==> flow/design.v <==
module ControlUnit(
	input wire clk,
	input wire [3:0] opcode,
	input wire m,
	output reg PCen,
	output reg memWrite,
	output reg memRead,
	output reg REGen,
	output reg sign5,
	output reg wrByte,
	output reg signW2B,
	output reg [1:0] RA,
	output reg [1:0] RB,
	output reg [1:0] RW,
	output reg [1:0] PCsrc,
	output reg [1:0] BUSWsrc,
	output reg opAsrc,
	output reg [1:0] opBsrc,
	output reg dataInsrc,
	output reg [4:0] Function, 
	output wire [2:0] R7
);	
assign R7 = 3'b111;
reg [4:0] temp;
parameter AND = 5'b00000;
parameter ADD = 5'b00010;
parameter SUB = 5'b00100;
parameter ADDI = 5'b00110;
parameter ANDI = 5'b01000;
parameter LW = 5'b01010;
parameter LBu = 5'b01100;
parameter LBs = 5'b01101;
parameter SW = 5'b01110;
parameter BGT = 5'b10000;
parameter BGTZ = 5'b10001;
parameter BLT = 5'b10010;
parameter BLTZ = 5'b10011;
parameter BEQ = 5'b10100;
parameter BEQZ = 5'b10101;
parameter BNE = 5'b10110;
parameter BNEZ = 5'b10111;
parameter JMP = 5'b11000;
parameter CALL = 5'b11010;
parameter RET = 5'b11100;
parameter Sv = 5'b11110;	
parameter start = 0;
parameter RS = 1;
parameter IF = 2;
parameter ID = 3;
parameter EX = 4;
parameter MEM = 5;
parameter WB = 6; 	
reg [2:0] stage = start;
always @(posedge clk) begin
	case (stage)
		start: begin
			PCen <= 0;
			memWrite <= 0;
			memRead <= 0;
			REGen <= 0;
			stage <= IF;
		end
		RS: begin
			PCen <= 1;
			memWrite <= 0;
			memRead <= 0;
			REGen <= 0;
			stage <= IF;
		end	   
		IF: begin
			PCen <= 0;
			memWrite <= 0;
			memRead <= 0;
			REGen <= 0;
			stage <= ID;
		end				
		ID: begin
			PCen <= 0;	
			PCsrc <= 2'b00;
			memWrite <= 0;
			memRead <= 0;
			REGen <= 0;	
			temp = {opcode,1'b0};
			if (opcode[3:0] == 4'b0110 || (opcode[3:0] > 4'b0111 && opcode[3:0] < 4'b1100)) begin
				temp[0] = m;
			end
			case(temp)
				AND: begin
					REGen <= 0;
					RA <= 2'b00;
					RB <= 2'b00;
					RW <= 2'b00;
					BUSWsrc	<= 2'b00;
					opAsrc <= 0;
					opBsrc <= 2'b00;
					Function <= temp;
					stage <= EX;
				end
				ADD: begin
					REGen <= 0;
					RA <= 2'b00;
					RB <= 2'b00;
					RW <= 2'b00;
					BUSWsrc	<= 2'b00;
					opAsrc <= 0;
					opBsrc <= 0;
					Function <= temp;
					stage <= EX;
				end	
				SUB: begin
					REGen <= 0;
					RA <= 2'b00;
					RB <= 2'b00;
					RW <= 2'b00;
					BUSWsrc	<= 2'b00;
					opAsrc <= 0;
					opBsrc <= 2'b00;
					Function <= temp;
					stage <= EX;
				end	
				ADDI: begin
					REGen <= 0;
					sign5 <= 1;
					RA <= 2'b01;
					RW <= 2'b01;
					BUSWsrc	<= 2'b00;
					opAsrc <= 0;
					opBsrc <= 2'b01;
					Function <= temp;  
					stage <= EX;
				end
				ANDI: begin
					REGen <= 0;
					sign5 <= 1;
					RA <= 2'b01;
					RW <= 2'b01;
					BUSWsrc	<= 2'b00;
					opAsrc <= 0;
					opBsrc <= 2'b01;
					Function <= temp; 
					stage <= EX;
				end
				LW: begin
					memRead	<= 0;
					REGen <= 0;
					sign5 <= 1;
					RA <= 2'b01;
					RW <= 2'b01;
					BUSWsrc	<= 2'b01;
					opAsrc <= 0;
					opBsrc <= 2'b01;
					Function <= temp;
					stage <= EX;
				end	  
				LBu: begin
					memRead	<= 0;
					REGen <= 0;
					sign5 <= 1;	
					signW2B <= 0;
					RA <= 2'b01;
					RW <= 2'b01;
					BUSWsrc	<= 2'b10;
					opAsrc <= 0;
					opBsrc <= 2'b01;
					Function <= temp;
					stage <= EX;
				end
				LBs: begin
					memRead	<= 0; 
					REGen <= 0;
					sign5 <= 1;	
					signW2B <= 1;
					RA <= 2'b01;
					RW <= 2'b01;
					BUSWsrc	<= 2'b10;
					opAsrc <= 0;
					opBsrc <= 2'b01;
					Function <= temp;
					stage <= EX; 							
				end	  
				SW: begin
					memWrite <= 0; 
					wrByte <= 0;
					REGen <= 0;
					sign5 <= 1;
					RA <= 2'b01;   
					RB <= 2'b01;
					opAsrc <= 0;
					opBsrc <= 2'b01;
					dataInsrc <= 0;
					Function <= temp;
					stage <= EX;  
				end
				BGT: begin		
					sign5 <= 1;
					RA <= 2'b01;
					RB <= 2'b01;
					PCsrc <= 2'b01;
					opAsrc <= 0;
					opBsrc <= 2'b00;
					Function <= temp;
					stage <= EX;
				end	
				BGTZ: begin		
					sign5 <= 1;
					RA <= 2'b01;
					RB <= 2'b01;
					PCsrc <= 2'b01;
					opAsrc <= 0;
					opBsrc <= 2'b00;
					Function <= temp;
					stage <= EX;
				end	
				BLT: begin		
					sign5 <= 1;
					RA <= 2'b01;
					RB <= 2'b01;
					PCsrc <= 2'b01;
					opAsrc <= 0;
					opBsrc <= 2'b00;
					Function <= temp;
					stage <= EX;
				end	
				BLTZ: begin		
					sign5 <= 1;
					RA <= 2'b01;
					RB <= 2'b01;
					PCsrc <= 2'b01;
					opAsrc <= 0;
					opBsrc <= 2'b00;
					Function <= temp;
					stage <= EX;
				end
				BEQ: begin		
					sign5 <= 1;
					RA <= 2'b01;
					RB <= 2'b01;
					PCsrc <= 2'b01;
					opAsrc <= 0;
					opBsrc <= 2'b00;
					Function <= temp;
					stage <= EX;
				end
				BEQZ: begin		
					sign5 <= 1;
					RA <= 2'b01;
					RB <= 2'b01;
					PCsrc <= 2'b01;
					opAsrc <= 0;
					opBsrc <= 2'b00;
					Function <= temp;
					stage <= EX;
				end
				BNE: begin		
					sign5 <= 1;
					RA <= 2'b01;
					RB <= 2'b01;
					PCsrc <= 2'b01;
					opAsrc <= 0;
					opBsrc <= 2'b00;
					Function <= temp;
					stage <= EX;
				end
				BNEZ: begin		
					sign5 <= 1;
					RA <= 2'b01;
					RB <= 2'b01;
					PCsrc <= 2'b01;
					opAsrc <= 0;
					opBsrc <= 2'b00;
					Function <= temp;
					stage <= EX;
				end	 
				JMP: begin
					PCsrc <= 2'b10;
					opAsrc <= 1;
					opBsrc <= 2'b10;
					Function <= temp;
					stage <= EX;
				end	
				CALL: begin
					REGen <= 0;
					RW <= 2'b10;
					PCsrc <= 2'b10;
					BUSWsrc <= 2'b11;
					opAsrc <= 1;
					opBsrc <= 2'b10;
					Function <= temp;
					stage <= EX;
				end
				RET: begin
					RB <= 2'b10;
					PCsrc <= 2'b11;
					Function <= temp;
					stage <= EX;
				end	  
				Sv: begin
					memWrite <= 0;
					RA <= 2'b10;
					opAsrc <= 0;
					dataInsrc <= 1;
					Function <= temp;
					stage <= EX; 
				end
			endcase	
		end
		EX: begin  
			case (temp)
				AND: begin
					REGen <= 1;
					stage <= WB;
				end
				ADD: begin	   
					REGen <= 1;
					stage <= WB;
				end	
				SUB: begin		
					REGen <= 1;
					stage <= WB;
				end	
				ADDI: begin		
					REGen <= 1;
					stage <= WB;
				end
				ANDI: begin	   
					REGen <= 1;
					stage <= WB;
				end
				LW: begin	 
					memRead	<= 1;
					REGen <= 1;
					stage <= MEM;
				end	  
				LBu: begin	   	 
					memRead	<= 1;
					REGen <= 1;
					stage <= MEM;
				end
				LBs: begin	   	 
					memRead	<= 1;
					REGen <= 1;
					stage <= MEM;
				end	  
				SW: begin  
					memWrite <= 1;
					stage <= MEM;
				end
				BGT: begin		
					stage <= RS;
				end	
				BGTZ: begin		
					stage <= RS;					
				end	
				BLT: begin		
					stage <= RS;					
				end	
				BLTZ: begin		
					stage <= RS;					
				end
				BEQ: begin		
					stage <= RS;					
				end
				BEQZ: begin		
					stage <= RS;					
				end
				BNE: begin		
					stage <= RS;					
				end
				BNEZ: begin		
					stage <= RS;					
				end	 
				JMP: begin
					stage <= RS;					
				end	
				CALL: begin	 
					REGen <= 1;
					stage <= WB;					
				end
				RET: begin
					stage <= RS;					
				end	  
				Sv: begin  
					memWrite <= 1; 
					wrByte <= 1;
					stage <= MEM;				
				end
			endcase
		end
		MEM: begin 
			memWrite <= 0;
			memRead <= 0;
			case (temp)
				LW: begin
					stage <= WB;
				end	  
				LBu: begin
					stage <= WB;
				end
				LBs: begin
					stage <= WB;
				end	  
				SW: begin
					stage <= RS;
				end	
				Sv: begin
					stage <= RS;
				end
			endcase
		end
		WB: begin 	 
			REGen <= 0;
			stage <= RS;
		end
	endcase
	end
endmodule
Reports on ControlUnit
Tool output for the design above, in the order of the flow.
Lines are those of the file above, counted from 1.
Operators carry their Yosys type and port widths (W data, S select, Z words).
Library cell names are shortened.
A cell with n/a has no value.

design
  design top = ControlUnit
  clock = clk
  library = sky130hd
  corner = tt_025C_1v80

Elaborated design
Yosys after proc, flatten, opt, wreduce and memory -nomap, before mapping. Memory bits, and registers merged into a memory's read port (data or address), are not among the register bits. Print and check cells are not counted.

cells by class
  magnitude comparators = 2
  equality and inequality tests = 55
  multiplexer cells = 25
  reductions and logical operators = 54

operators by type and width
  kind                  number
  $eq A5 B5 Y1 const B  24
  $eq A5 B4 Y1 const B  10
  $pmux W2 S3           5
  $reduce_or A5 Y1      5
  $reduce_and A2 Y1     12
  $reduce_or A21 Y1     1
  $eq A5 B3 Y1 const B  4
  $reduce_or A18 Y1     1
  $reduce_or A9 Y1      2
  $pmux W3 S6           1
  $pmux W1 S2           8
  $reduce_or A14 Y1     1
  $reduce_bool A2 Y1    7
  $ne A2 B2 Y1 const B  6
  $reduce_bool A3 Y1    4
  $reduce_or A6 Y1      2
  $reduce_or A11 Y1     1
  $reduce_or A10 Y1     1
  $eq A5 B2 Y1 const B  2
  $logic_not A5 Y1      2
  $eq A3 B3 Y1 const B  3
  $reduce_or A3 Y1      3
  $pmux W3 S3           1
  $reduce_or A2 Y1      4
  $reduce_or A8 Y1      1
  $pmux W2 S4           1
  $mux W1               7
  $eq A3 B2 Y1 const B  2

Not listed: further kinds 15, cells in them 15.

word-level totals
  bits in registers = 33
  bits of input ports = 6
  output and inout port bits = 29

Longest topological paths
Yosys ltp: most cells in a row. Word level: on the elaborated netlist, between registers, memories and ports. Mapped: between sequential cells and ports; inverters and the memories' decode and read muxes count.

logic depth
  word-level depth = 9
  ABC_AREA = 0
  depth in mapped cells = 6
  mapped depth without buffers = 4

Synthesis result
Yosys stat after the flow's synthesis: flattened, memories mapped to cells. It holds for the ABC_AREA given above (unset counts as 0); a run with the other value may have another netlist.
The area totals of this step are shown rounded.

mapped netlist
  mapped cells = 146
  synthesis area = 1625 um^2
  area of sequential cells = 991.0 um^2
  mapped flip-flops = 33

cell types
  type      number  area in all (um^2)
  edfxtp_1  33      990.95
  nand2_1   22      82.579
  nor2_1    15      56.304
  buf_2     8       40.038
  o21ai_0   8       40.038
  buf_4     5       37.536
  a21oi_1   5       25.024
  nand2b_1  4       25.024
  a21boi_0  3       22.522
  o211ai_1  3       22.522
  o31ai_1   3       22.522
  and2_1    3       18.768
  inv_1     5       18.768
  nor2b_1   3       18.768
  a221oi_1  2       17.517
  nand3_1   3       15.014
  nand2b_4  1       13.763
  a31oi_1   2       12.512

Other cell types: 17; their cells: 18.

Worst setup path after synthesis
OpenSTA on the mapped netlist: ideal clock, no wires. The path of least setup slack (recovery checks aside). Input and output delay are each 20% of the period. Register names are those of the netlist, which keeps one name where synthesis merged equal registers.

path after synthesis
  kind = register -> register
  from = register stage[2]
  to = register BUSWsrc[0]
  period = 1670 ps
  library setup time = 298 ps
  launch time at the first pin = 0 ps
  data arrival time = 1178 ps
  required time = 1372 ps
  path slack = 193 ps
  delay of the path = 1476 ps
  stages = 5
  path buffers = 0
  period reached after synthesis = 1477 ps

"delay of the path" is the arrival time less input delay plus setup time.
"stages": output pins that drive a net of the path, with the launching flip-flop's if there is one; two outputs of one cell count as two.
"period reached after synthesis" is the clock period less the worst setup slack; recovery checks do not enter. This is arithmetic on one report: input and output delays are still those of the set period (20% each).
The rows between start and end are the longest chain of elaborated cells between them; the timing report does not say that the signal goes this way. Where chains are equally long, one stands for them.
A line is the first line of the expression or statement that the cell stems from. Yosys adds cells for indexed reads and writes and turns some case tables into memories.
A register here has more assigning lines than the two given.
The path ends at the enable pin of a flip-flop; only ways to that pin are counted.

on the way, after synthesis
  path through = edfxtp_1 inv_1 nand3_2 inv_1 and3_1
  length of the longest elaborated chain = 6
  elaborated cells between the ends (all ways) = 15

ends and longest elaborated chain, after synthesis
  what                RTL line  text
  start: declaration  53        reg [2:0] stage = start;
  start: assignment   61        stage <= IF;
  start: assignment   68        stage <= IF;
  $eq A3 B2 Y1        55        case (stage)
  $mux W1             55
  $eq A5 B4 Y1        87        case(temp)
  $reduce_or A5 Y1    n/a
  $reduce_bool A4 Y1  n/a
  $reduce_and A2 Y1   n/a
  end: assignment     93        BUSWsrc <= 2'b00;
  end: assignment     104       BUSWsrc <= 2'b00;
  end: declaration    16        output reg [1:0] BUSWsrc,

Timing after layout
From the final timing report of stored run 1: the path of least setup slack in the routed layout; clock arrival at registers is part of the times.
The path's times are printed in steps of 10 ps; the period is the one set.

path post-layout
  kind = input -> register
  from = input port opcode[2]
  to = register RB[1]
  period = 1740 ps
  library setup time = 340 ps
  launch time at the first pin = 350 ps
  data arrival time = 1520 ps
  required time = 1680 ps
  path slack = 170 ps
  stages = 5
  path buffers = 1

The rows between start and end are the longest chain of elaborated cells between them; the timing report does not say that the signal goes this way. Where chains are equally long, one stands for them.
A register here has more assigning lines than the two given.
The path ends at the enable pin of a flip-flop; only ways to that pin are counted.

on the way, post-layout
  path through = clkdlybuf4s50_1 nor2_1 nand2_1 nand2_1 a221oi_1
  length of the longest elaborated chain = 9
  elaborated cells between the ends (all ways) = 24

ends and longest elaborated chain, post-layout
  what                 RTL line  text
  start: declaration   3         input wire [3:0] opcode,
  $gt A4 B3 Y1         84        if (opcode[3:0] == 4'b0110 || (opcode[3:0] > 4'b0111 && opcode[3:0] < 4'b1100)) begin
  $logic_and A1 B1 Y1  84
  $logic_or A1 B1 Y1   84
  $mux W1              84
  $mux W1              55        case (stage)
  $eq A5 B3 Y1         87        case(temp)
  $reduce_or A3 Y1     n/a
  $reduce_bool A3 Y1   n/a
  $reduce_and A2 Y1    n/a
  end: assignment      91        RB <= 2'b00;
  end: assignment      102       RB <= 2'b00;
  end: declaration     13        output reg [1:0] RB,

Subject: flow runs of ControlUnit

Hi,

Record of 2 stored runs of the RTL-to-layout flow on ControlUnit, platform sky130hd. The runs are unordered. Constraints: input delay and output delay 20% of the set period each, output load 0.01 pF.
"clock period reached" is the run's clock period less its worst setup slack. It is reckoned from that one timing run; input and output delays stay at 20% of the period that was set.
"allowed time less slack (worst setup path)" means the part of the period allowed to the worst setup path (the constraints hold back 20% at inputs and 20% at outputs) less its slack; where the path has registers, the arrival times of their clocks count too.
"power" rests on the timing tool's default activity at the inputs, not on a simulated workload.
"allowed time less slack (worst setup path)" is given in steps of 10 ps.
Values from the reports are rounded here.
Among the settings, - means not set for that run.

setting or result                                stored run 1       stored run 2
period_ns                                        1.74               2.06
CORE_UTILIZATION                                 34                 52
CAP_MARGIN                                       20                 20
CORE_MARGIN                                      2                  2
SLEW_MARGIN                                      20                 20
SETUP_SLACK_MARGIN                               -                  0.26
PLACE_DENSITY_LB_ADDON                           -                  0.22
TNS_END_PERCENT                                  -                  20
ABC_AREA                                         -                  1
GPL_TIMING_DRIVEN                                -                  0
GPL_ROUTABILITY_DRIVEN                           -                  1
CTS_CLUSTER_DIAMETER                             -                  315
MAX_ROUTING_LAYER                                -                  met5
power (W)                                        0.003151           0.002453
std-cell area (final layout) (um^2)              2173               2112
allowed time less slack (worst setup path) (ps)  1220               1290
kind of the worst setup path                     input -> register  input -> register
overall die area (um^2)                          5349               3617
utilization of the finished layout               0.466              0.698
chip area in the Yosys report (um^2)             1625               1639
worst slack on setup checks (ps)                 167                357
smallest hold slack (ps)                         700                455
clock period reached (ps)                        1573               1703
final setup TNS (ps)                             0                  0

Regards
